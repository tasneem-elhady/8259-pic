==> flow/design.v <==
module int_req (
	clock,
	write_initial_command_word_1_reset,
	level_or_edge_toriggered_config,
	freeze,
	clear_interrupt_request,
	interrupt_request_pin,
	interrupt_request_register );
	input wire clock;
	input wire write_initial_command_word_1_reset;
	input wire level_or_edge_toriggered_config;
	input wire freeze;
	input wire [7:0] clear_interrupt_request;
	input wire [7:0] interrupt_request_pin;
	output reg [7:0] interrupt_request_register;
	reg [7:0] low_input_latch;
	wire [7:0] interrupt_request_edge;
	genvar _gv_ir_bit_no_1;
	generate
		for (_gv_ir_bit_no_1 = 0; _gv_ir_bit_no_1 <= 7; _gv_ir_bit_no_1 = _gv_ir_bit_no_1 + 1) begin : Request_Latch
			localparam ir_bit_no = _gv_ir_bit_no_1;
			always @(negedge clock)
				if (write_initial_command_word_1_reset)
					low_input_latch[ir_bit_no] <= 1'b0;
				else if (clear_interrupt_request[ir_bit_no])
					low_input_latch[ir_bit_no] <= 1'b0;
				else if (~interrupt_request_pin[ir_bit_no])
					low_input_latch[ir_bit_no] <= 1'b1;
				else
					low_input_latch[ir_bit_no] <= low_input_latch[ir_bit_no];
			assign interrupt_request_edge[ir_bit_no] = (low_input_latch[ir_bit_no] == 1'b1) & (interrupt_request_pin[ir_bit_no] == 1'b1);
			always @(negedge clock)
				if (write_initial_command_word_1_reset)
					interrupt_request_register[ir_bit_no] <= 1'b0;
				else if (clear_interrupt_request[ir_bit_no])
					interrupt_request_register[ir_bit_no] <= 1'b0;
				else if (freeze)
					interrupt_request_register[ir_bit_no] <= interrupt_request_register[ir_bit_no];
				else if (level_or_edge_toriggered_config)
					interrupt_request_register[ir_bit_no] <= interrupt_request_pin[ir_bit_no];
				else
					interrupt_request_register[ir_bit_no] <= interrupt_request_edge[ir_bit_no];
		end
	endgenerate
endmodule
Tool chain data of int_req
The steps from the RTL of int_req to its reports follow in flow order.
Line numbers count from 1 in the design file above.
The mark n/a stands for no value.

design
  top = int_req
  clock port = clock
  cell library = sky130hd
  corner = tt_025C_1v80

Word-level counts
Yosys after proc, flatten, opt, wreduce and memory -nomap, before mapping. Enables and synchronous resets that opt folds into registers are not counted as muxes. Memory bits, and registers merged into a memory's read port (data or address), are not among the register bits. Print and check cells are not counted. Equal cells are merged and count once.

operators by class
  shift-type cells = 0
  eq/ne operators = 0
  divide/modulo/power cells = 0
  multipliers = 0
  muxes and demuxes = 8
  $lt $le $gt $ge = 0
  add/subtract/negate cells = 0
  reductions and logical operators = 8
  bitwise logic cells = 8

operator list
  kind                count
  2-bit OR reduction  8
  1-bit AND           8
  1-bit 2-to-1 mux    8

storage and ports
  bits of input ports = 20
  bits in writable memories = 0
  word width x clocked read ports = 0
  memories = 0
  output and inout port bits = 8
  memory bits (read-only) = 0
  latch bits = 0
  register bits = 16

Depth
Depth = most cells in a row (Yosys ltp): at word level without a register or memory, in the mapped netlist without a sequential cell, where the memories' decode and read muxes count.

logic depth
  depth in word-level cells = 2
  ABC_AREA = 0
  gate-level depth with buffers = 5

Synthesis result
The flow's flattened synthesis, as Yosys stat reports it; memories are mapped. The netlist is that of the ABC_AREA named above (0 if unset); the other value can give another one.
Totals and module areas in this step are rounded.

synthesis totals
  flip-flops = 16
  cell count = 69
  synthesis area = 0.00067 mm2
  buffers = 4

cells by type
  type                       count
  sky130_fd_sc_hd__dfxtp_1   16
  sky130_fd_sc_hd__nor3_2    8
  sky130_fd_sc_hd__a211oi_1  8
  sky130_fd_sc_hd__o21a_1    8
  sky130_fd_sc_hd__o21ai_0   8
  sky130_fd_sc_hd__inv_1     9
  sky130_fd_sc_hd__nand2_1   8
  sky130_fd_sc_hd__buf_6     2
  sky130_fd_sc_hd__buf_8     1
  sky130_fd_sc_hd__buf_2     1

Design int_req on sky130hd. What follows are 2 stored runs of the flow, each under its own settings; their order means nothing. The constraints put input and output delay at 20% of the set period each and load the outputs with 0.01 pF.
Results are given in rounded form.

Flow run A
==> flow/run.sh <==
#!/bin/bash
# the make line also repeats the synthesis and layout settings of config.mk as NAME=value (left out here)
make -C /OpenROAD-flow-scripts/flow DESIGN_CONFIG=/design/flow/config.mk WORK_HOME=/design/flow/orfs CLKGATE_MAP_FILE= finish
==> flow/config.mk <==
export PLATFORM = sky130hd
export DESIGN_NAME = int_req
export DESIGN_NICKNAME = int_req
export VERILOG_FILES = /design/flow/design.v
export SDC_FILE = /design/flow/constraint.sdc
export NUM_CORES = 4
export LEC_CHECK = 0
export CAP_MARGIN = 20
export CORE_MARGIN = 2
export CORE_UTILIZATION = 40
export SLEW_MARGIN = 20
==> flow/constraint.sdc <==
create_clock -name core_clock -period 2.6 [get_ports {clock}]
set_input_delay 0.5200 -clock core_clock [delete_from_list [all_inputs] [get_ports {clock}]]
set_output_delay 0.5200 -clock core_clock [all_outputs]
set_load 0.01 [all_outputs]

==> results of flow run A <==
chip area after synthesis (Yosys): 0.00067 mm2
die area: 0.002 mm2
utilization: 69 %
worst setup slack after layout: -1 ps
worst hold slack: 450 ps

Flow run B
==> flow/run.sh <==
#!/bin/bash
# the make line also repeats the synthesis and layout settings of config.mk as NAME=value (left out here)
make -C /OpenROAD-flow-scripts/flow DESIGN_CONFIG=/design/flow/config.mk WORK_HOME=/design/flow/orfs CLKGATE_MAP_FILE= finish
==> flow/config.mk <==
export PLATFORM = sky130hd
export DESIGN_NAME = int_req
export DESIGN_NICKNAME = int_req
export VERILOG_FILES = /design/flow/design.v
export SDC_FILE = /design/flow/constraint.sdc
export NUM_CORES = 4
export LEC_CHECK = 0
export ABC_AREA = 0
export CAP_MARGIN = 25
export CELL_PAD_IN_SITES_GLOBAL_PLACEMENT = 1
export CORE_ASPECT_RATIO = 0.88
export CORE_MARGIN = 2
export CORE_UTILIZATION = 57
export CTS_CLUSTER_DIAMETER = 332
export GPL_ROUTABILITY_DRIVEN = 1
export PLACE_DENSITY_LB_ADDON = 0.0
export SETUP_SLACK_MARGIN = -0.04
export SLEW_MARGIN = 30
==> flow/constraint.sdc <==
create_clock -name core_clock -period 2.25 [get_ports {clock}]
set_input_delay 0.4500 -clock core_clock [delete_from_list [all_inputs] [get_ports {clock}]]
set_output_delay 0.4500 -clock core_clock [all_outputs]
set_load 0.01 [all_outputs]

==> results of flow run B <==
did not finish, placement stopped with FLW-0024
